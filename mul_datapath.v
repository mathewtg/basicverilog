==> flow/design.v <==
module ADD (out,in1,in2);
	input [15:0] in1,in2;
	output reg [15:0] out;
	always @ (*)
	 out = in1 + in2;
endmodule
module CNTR (dout,din,ld,dec,clk);
	input ld,dec,clk;
	input [15:0] din;
	output reg [15:0] dout;
	always @ (posedge clk)
		if (ld) dout <= din;
		else if (dec) dout <= dout - 1;
endmodule
module PIPO1 (dout,din,ld,clk);
	input ld,clk;
	input [15:0] din;
	output reg [15:0] dout;
	always @ (posedge clk)
		if (ld) dout <= din;
endmodule
module PIPO2 (dout,din,ld,clr,clk);
	input ld,clr,clk;
	input [15:0] din;
	output reg [15:0] dout;
	always @ (posedge clk)
		if (clr) dout <= 16'b0;
		else if (ld) dout <= din;
endmodule
module mul_datapath(LdA,LdB,LdP,clrP,decB,eqz,data_in,clk);
	input LdA,LdB,LdP,clrP,decB,clk;
	input [15:0] data_in;
	output eqz;
	wire [15:0] X,Y,Z,B_out,Bus;
	PIPO1 A (X,data_in,LdA,clk);
	PIPO2 P (Y,Z,LdP,clrP,clk);
	CNTR B (B_out,data_in,LdB,decB,clk);
	ADD AD (Z,X,Y);
	assign eqz = ~|B_out;
endmodule
-- Step by step through the tools: mul_datapath
Tool output for the design above, in the order of the flow.
Lines are those of the file above, counted from 1.
Operators carry their Yosys type and port widths (W data, S select, Z words).
Library cell names are shortened.
Not given: --
- top: mul_datapath
- clock port: clk
- standard-cell library: sky130hd
- corner: tt_025C_1v80

-- Word-level counts
Source: Yosys, flattened and elaborated, memories not mapped. Widths are those after wreduce. Registers that Yosys merges into a memory's read port (data or address) are not register bits. Print and check cells do not count. Equal cells are merged and count once.
- noted $add $sub $neg: 1
- shifts and indexed selects at 0
- equality and inequality tests at 0
- bitwise gates (word level): 0
- noted divide/modulo/power cells: 0
- noted $mul: 0
- noted mux-type cells: 2
- noted order comparisons: 0
- reduce/logical cells: 3
- operators with widths (operator ; count):
    $mux W16 ; 2
    $sub A16 B1 Y16 const B ; 1
    $reduce_or A16 Y1 ; 1
    $reduce_bool A2 Y1 ; 1
    $logic_not A1 Y1 ; 1
- memory bits (writable): 0
- noted clocked read ports x word width: 0
- output and inout bits at 1
- latch bits: 0
- register bits after elaboration: 16
- noted memories: 0
- bits of input ports: 22
- word-level cells: 7
- noted ROM bits: 0

-- Longest topological paths
Depth = most cells in a row (Yosys ltp): at word level without a register or memory, in the mapped netlist without a sequential cell, where the memories' decode and read muxes count.
- noted depth after elaboration: 3
- noted ABC_AREA: 1
- depth in mapped cells at 9

-- Mapped cells and area
Source: synth_stat.txt of the flow (Yosys; design flattened, memories mapped). It holds for the ABC_AREA given above (unset counts as 0); a run with the other value may have another netlist.
The area totals of this step are shown rounded.
- cells in the netlist: 150
- cell area after synthesis: 1110 µm²
- noted mapped flip-flops: 16
- noted buffer cells: 3
- cells by type (type ; count):
    edfxtp_1 ; 16
    nand2_1 ; 54
    nor2_1 ; 20
    nand3_1 ; 11
    inv_1 ; 14
    nor2_4 ; 3
    o21ai_0 ; 6
    a21oi_1 ; 4
    a31oi_1 ; 3
    nor2_2 ; 3
    nand3_4 ; 1
    xor2_1 ; 2
    inv_2 ; 4
    ha_1 ; 1
    nand2_2 ; 2
    nor4_2 ; 1
    or2_2 ; 2
    buf_6 ; 1
    buf_2 ; 2

-- Path before layout
Source: OpenSTA report_checks on the synthesized netlist (no wires, ideal clock, input and output delay 20% of the period each), path of least setup slack; recovery checks are left aside. Register names are those of the netlist, which keeps one name where synthesis merged equal registers.
- path type: register to output
- from: register B.dout[0]
- to: output port eqz
- time at the first pin at 0 ps
- noted buffers on the path: 0
- slack at 1925 ps
- arrival at 1283 ps
- period: 4010 ps
- noted required time: 3208 ps
- noted stages on the path: 7
- path delay at 1283 ps
- noted period reached after synthesis: 2085 ps
"path delay" = arrival - input delay + setup time.
A path that ends at an output port has no setup time.
"stages on the path": output pins that drive a net of the path, with the launching flip-flop's if there is one; two outputs of one cell count as two.
"period reached after synthesis" is the clock period less the worst setup slack; recovery checks do not enter. This is arithmetic on one report: input and output delays are still those of the set period (20% each).
The rows between start and end are the longest chain of elaborated cells between them; the timing report does not say that the signal goes this way. Where chains are equally long, one stands for them.
A line is the first line of the expression or statement that the cell stems from. Yosys adds cells for indexed reads and writes and turns some case tables into memories.
- path through: edfxtp_1 > inv_2 > ha_1 > nand3_4 > nor2_4 > nand2_2 > nor4_2
- noted cells in the longest elaborated chain: 2
- ends and longest elaborated chain, post-synthesis (item ; line ; text):
    start, declared ; 10 ; output reg [15:0] dout;
    start, assigned ; 12 ; if (ld) dout <= din;
    start, assigned ; 13 ; else if (dec) dout <= dout - 1;
    $reduce_or A16 Y1 ; 39 ; assign eqz = ~|B_out;
    $logic_not A1 Y1 ; 39 ;
    end, declared ; 33 ; output eqz;

-- Path in the finished layout
From the final timing report of entry A: the path of least setup slack in the routed layout; clock arrival at registers is part of the times.
The report prints the path's times to 10 ps; the period is as set.
- path type: register to output
- from: register B.dout[0]
- to: output port eqz
- noted required time: 2900 ps
- slack at 1040 ps
- noted buffers on the path: 1
- arrival at 1870 ps
- period: 3630 ps
- time at the first pin at 250 ps
- noted stages on the path: 8
The rows between start and end are the longest chain of elaborated cells between them; the timing report does not say that the signal goes this way. Where chains are equally long, one stands for them.
- path through: edfxtp_1 > inv_2 > ha_1 > nand3_4 > nor2_4 > nand2_2 > nor4_2 > dlygate4sd2_1
- noted cells in the longest elaborated chain: 2
- ends and longest elaborated chain, post-layout (item ; line ; text):
    start, declared ; 10 ; output reg [15:0] dout;
    start, assigned ; 12 ; if (ld) dout <= din;
    start, assigned ; 13 ; else if (dec) dout <= dout - 1;
    $reduce_or A16 Y1 ; 39 ; assign eqz = ~|B_out;
    $logic_not A1 Y1 ; 39 ;
    end, declared ; 33 ; output eqz;

Memo
Re: implementation data of mul_datapath

mul_datapath through Yosys and OpenROAD on sky130hd: 2 stored runs, unordered, with their settings and measured results. The constraints put input and output delay at 20% of the set period each and load the outputs with 0.01 pF.
"clock period achieved" is the run's clock period less its worst setup slack. It is reckoned from that one timing run; input and output delays stay at 20% of the period that was set.
"critical setup path time" = time allowed to the worst setup path (clock period - input delay - output delay, where it has them) - its slack; a late launch clock adds to it, a late capture clock takes from it.
By "power" is meant OpenSTA's value without simulated activity: inputs other than the clock are taken to toggle once in ten clock periods, and the tool carries that through the logic.
"critical setup path time" is known to 10 ps.
Values from the reports are rounded here.

Entry A
Settings were period_ns = 3.63; CORE_UTILIZATION = 25; SETUP_SLACK_MARGIN = 0.81; CORE_ASPECT_RATIO = 1.74; CORE_MARGIN = 10; TNS_END_PERCENT = 60; ABC_AREA = 1; CTS_CLUSTER_DIAMETER = 229; SLEW_MARGIN = 35; MAX_ROUTING_LAYER = met4; CAP_MARGIN = 20
- noted the worst setup slack after layout: 1040 ps
- worst hold slack at 679 ps
- area of the synthesized netlist: 1110 µm²
- standard-cell area after layout: 1390 µm²
- power: 0.000487 W
- clock period achieved: 2592 ps
- noted the critical setup path time: 1870 ps
- kind of the worst setup path: register to output
- die outline area at 7600 µm²

Entry B
Settings were period_ns = 2.45; CORE_UTILIZATION = 17; PLACE_DENSITY = 0.76; CORE_MARGIN = 5; CELL_PAD_IN_SITES_DETAIL_PLACEMENT = 1; GPL_ROUTABILITY_DRIVEN = 0; MAX_ROUTING_LAYER = met5; CAP_MARGIN = 20; SLEW_MARGIN = 20
- worst hold slack at 699 ps
- clock period achieved: 2324 ps
- area of the synthesized netlist: 946 µm²
- power: 0.000737 W
- die outline area at 7160 µm²
- standard-cell area after layout: 1380 µm²
- noted the critical setup path time: 1830 ps
- kind of the worst setup path: register to output
- noted the worst setup slack after layout: 126 ps
